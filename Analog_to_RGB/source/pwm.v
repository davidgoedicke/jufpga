==> flow/design.v <==
module pwm #(parameter CTR_LEN = 8) (
    input clk,
    input rst,
    input [CTR_LEN - 1 : 0] compare,
    output pwm
  );
  reg pwm_d, pwm_q;
  reg [CTR_LEN - 1: 0] ctr_d, ctr_q;
  assign pwm = pwm_q;
  always @(*) begin
    ctr_d = ctr_q + 1'b1;
    if (compare > ctr_q)
      pwm_d = 1'b1;
    else
      pwm_d = 1'b0;
  end
  always @(posedge clk) begin
    if (rst) begin
      ctr_q <= 1'b0;
    end else begin
      ctr_q <= ctr_d;
    end
    pwm_q <= pwm_d;
  end
endmodule
* Tool chain data of pwm *
The steps from the RTL of pwm to its reports follow in flow order.
Line numbers count from 1 in the design file above.
Operators carry their Yosys type and port widths (W data, S select, Z words).
Cell names lack the library's common part.
A cell with -- has no value.

set-up
  top = pwm
  clock = clk
  cell library = sky130hd
  corner = tt_025C_1v80

* Word level *
Source: Yosys, flattened and elaborated, memories not mapped. Widths are those after wreduce; folded enables and synchronous resets count as part of the registers. Registers that Yosys merges into a memory's read port (data or address) are not register bits. Print and check cells do not count. Equal cells are merged and count once.

cells by class
  add/subtract/negate cells = 1
  multiply operators = 0
  divide/modulo/power cells = 0
  order comparisons = 1
  equality and inequality tests = 0
  shift-type cells = 0
  muxes and demuxes = 1
  bitwise gates (word level) = 0
  reduce/logical cells = 0

operators with widths
  operator               count
  $add A8 B1 Y8 const B  1
  $gt A8 B8 Y1           1
  $mux W1                1

storage and ports
  register bits after elaboration = 9
  latch bits = 0
  memory bits (writable) = 0
  bits in read-only memories = 0
  clocked read ports x word width = 0
  memory cells = 0
  bits of input ports = 10
  output and inout port bits = 1
  elaborated cells = 5

* Logic depth *
Yosys ltp: most cells in a row. Word level: on the elaborated netlist, between registers, memories and ports. Mapped: between sequential cells and ports; inverters and the memories' decode and read muxes count.

depth
  depth in word-level cells = 2
  ABC_AREA = 0
  depth in mapped cells = 6
  mapped depth without buffers = 6

* Netlist *
Source: synth_stat.txt of the flow (Yosys; design flattened, memories mapped). It holds for the ABC_AREA given above (unset counts as 0); a run with the other value may have another netlist.

mapped netlist
  standard cells after synthesis = 59
  chip area (Yosys) = 0.0005393 mm^2
  sequential part of the area = 0.0001802 mm^2
  flip-flop cells = 9
  buffer cells = 1

cells by type
  cell      count  area in all (um^2)
  dfxtp_1   9      180.173
  ha_1      9      112.608
  xnor2_1   6      52.55
  nor2_1    8      30.029
  inv_1     7      26.275
  nor4b_4   1      23.773
  nand3_1   3      15.014
  and3_1    2      12.512
  nor2b_1   2      12.512
  and4_1    1      8.758
  o31a_1    1      8.758
  a211oi_1  1      7.507
  a21boi_1  1      7.507
  and2_1    1      6.256
  inv_4     1      6.256
  nand4_1   1      6.256
  a21oi_1   1      5.005
  o21ai_0   1      5.005

Other cell types: 3; their cells: 3.

* Worst setup path after synthesis *
OpenSTA on the mapped netlist: ideal clock, no wires. The path of least setup slack (recovery checks aside). Input and output delay are each 20% of the period. Register names are those of the netlist, which keeps one name where synthesis merged equal registers.

timing path post-synthesis
  path kind = reg-to-reg
  start = register ctr_q[5]
  end = register pwm_q
  clock period = 1440 ps
  setup time = 120 ps
  launch time at the first pin = 0 ps
  arrival = 1181 ps
  data required time = 1320 ps
  setup slack = 139 ps
  delay of the path = 1301 ps
  stages on the path = 6
  buffers on the path = 0
  synthesis period reached = 1301 ps

"delay of the path" = arrival - input delay + setup time.
"stages on the path" counts driving pins, that of a launching flip-flop among them; a cell with two outputs on the path counts twice.
"synthesis period reached" is the clock period less the worst setup slack; recovery checks do not enter. This is arithmetic on one report: input and output delays are still those of the set period (20% each).
The rows between start and end are the longest chain of elaborated cells between them; the timing report does not say that the signal goes this way. Where chains are equally long, one stands for them.
A line is the first line of the expression or statement that the cell stems from. Yosys adds cells for indexed reads and writes and turns some case tables into memories.

between the ends, post-synthesis
  cells stage by stage = dfxtp_1 -> inv_1 -> ha_1 -> a211oi_1 -> nor2_1 -> o31a_1
  length of the longest elaborated chain = 2
  elaborated cells between the ends (all ways) = 2
  source lines of those cells = 1
  those cells by class = compare (1); mux (1)

ends and longest elaborated chain, post-synthesis
  item                RTL line  source
  start: declaration  8         reg [CTR_LEN - 1: 0] ctr_d, ctr_q;
  start: assignment   19        ctr_q <= 1'b0;
  start: assignment   21        ctr_q <= ctr_d;
  $gt A8 B8 Y1        12        if (compare > ctr_q)
  $mux W1             12
  end: assignment     23        pwm_q <= pwm_d;
  end: declaration    7         reg pwm_d, pwm_q;

* Worst path after layout *
Path of least setup slack in the final report of flow run 2 (OpenROAD, finished layout, wires in). Where an end is a register, its clock arrival counts in the times.
The report prints the path's times to 10 ps; the period is as set.

timing path after layout
  path kind = reg-to-reg
  start = register ctr_q[4]
  end = register pwm_q
  clock period = 1000 ps
  setup time = 110 ps
  launch time at the first pin = 260 ps
  arrival = 1460 ps
  data required time = 1150 ps
  setup slack = -310 ps
  stages on the path = 6
  buffers on the path = 0

The rows between start and end are the longest chain of elaborated cells between them; the timing report does not say that the signal goes this way. Where chains are equally long, one stands for them.

between the ends, after layout
  cells stage by stage = dfxtp_2 -> inv_1 -> ha_1 -> and4_1 -> a21boi_1 -> o31a_1
  length of the longest elaborated chain = 2
  elaborated cells between the ends (all ways) = 2
  source lines of those cells = 1
  those cells by class = compare (1); mux (1)

ends and longest elaborated chain, after layout
  item                RTL line  source
  start: declaration  8         reg [CTR_LEN - 1: 0] ctr_d, ctr_q;
  start: assignment   19        ctr_q <= 1'b0;
  start: assignment   21        ctr_q <= ctr_d;
  $gt A8 B8 Y1        12        if (compare > ctr_q)
  $mux W1             12
  end: assignment     23        pwm_q <= pwm_d;
  end: declaration    7         reg pwm_d, pwm_q;

Subject: pwm on sky130hd, stored results

Hello all,

2 stored runs of pwm in the flow (synthesis by Yosys, layout by OpenROAD, sky130hd cells), in arbitrary order. Constraints: input delay and output delay 20% of the set period each, output load 0.01 pF.
"achieved clock period" is the run's clock period less its worst setup slack. It is reckoned from that one timing run; input and output delays stay at 20% of the period that was set.
"time on the worst setup path" = time allowed to the worst setup path (clock period - input delay - output delay, where it has them) - its slack; a late launch clock adds to it, a late capture clock takes from it.
"total power after layout": no workload was simulated; the value follows from the tool's default switching activity.
"time on the worst setup path" is known to 10 ps.
Settings: . = not set for that run.
A result given as . is not shown for that run.

name                                       flow run 1  flow run 2
period_ns                                  2.05        1.0
CORE_UTILIZATION                           47          30
SETUP_SLACK_MARGIN                         -0.05       -0.01
PLACE_DENSITY_LB_ADDON                     0.06        .
CELL_PAD_IN_SITES_GLOBAL_PLACEMENT         2           .
CTS_CLUSTER_SIZE                           36          51
CTS_CLUSTER_DIAMETER                       74          .
MAX_ROUTING_LAYER                          met4        .
CAP_MARGIN                                 20          10
CORE_MARGIN                                2           5
SLEW_MARGIN                                20          0
TNS_END_PERCENT                            .           50
ABC_AREA                                   .           0
GPL_ROUTABILITY_DRIVEN                     .           1
worst hold slack in the final report (ps)  .           325
achieved clock period (ps)                 .           1314
setup slack of the worst path (ps)         .           -314
total power after layout (uW)              .           844
post-route setup TNS (ps)                  .           -678
standard-cell area after routing (mm^2)    .           0.0009021
chip area in the Yosys report (mm^2)       .           0.0005393
area of the die (mm^2)                     .           0.0027452
time on the worst setup path (ps)          .           1310
critical path type                         .           reg-to-reg
utilization of the finished layout         .           0.522

Flow run 1: stopped before the end: placement reported FLW-0024

Thanks
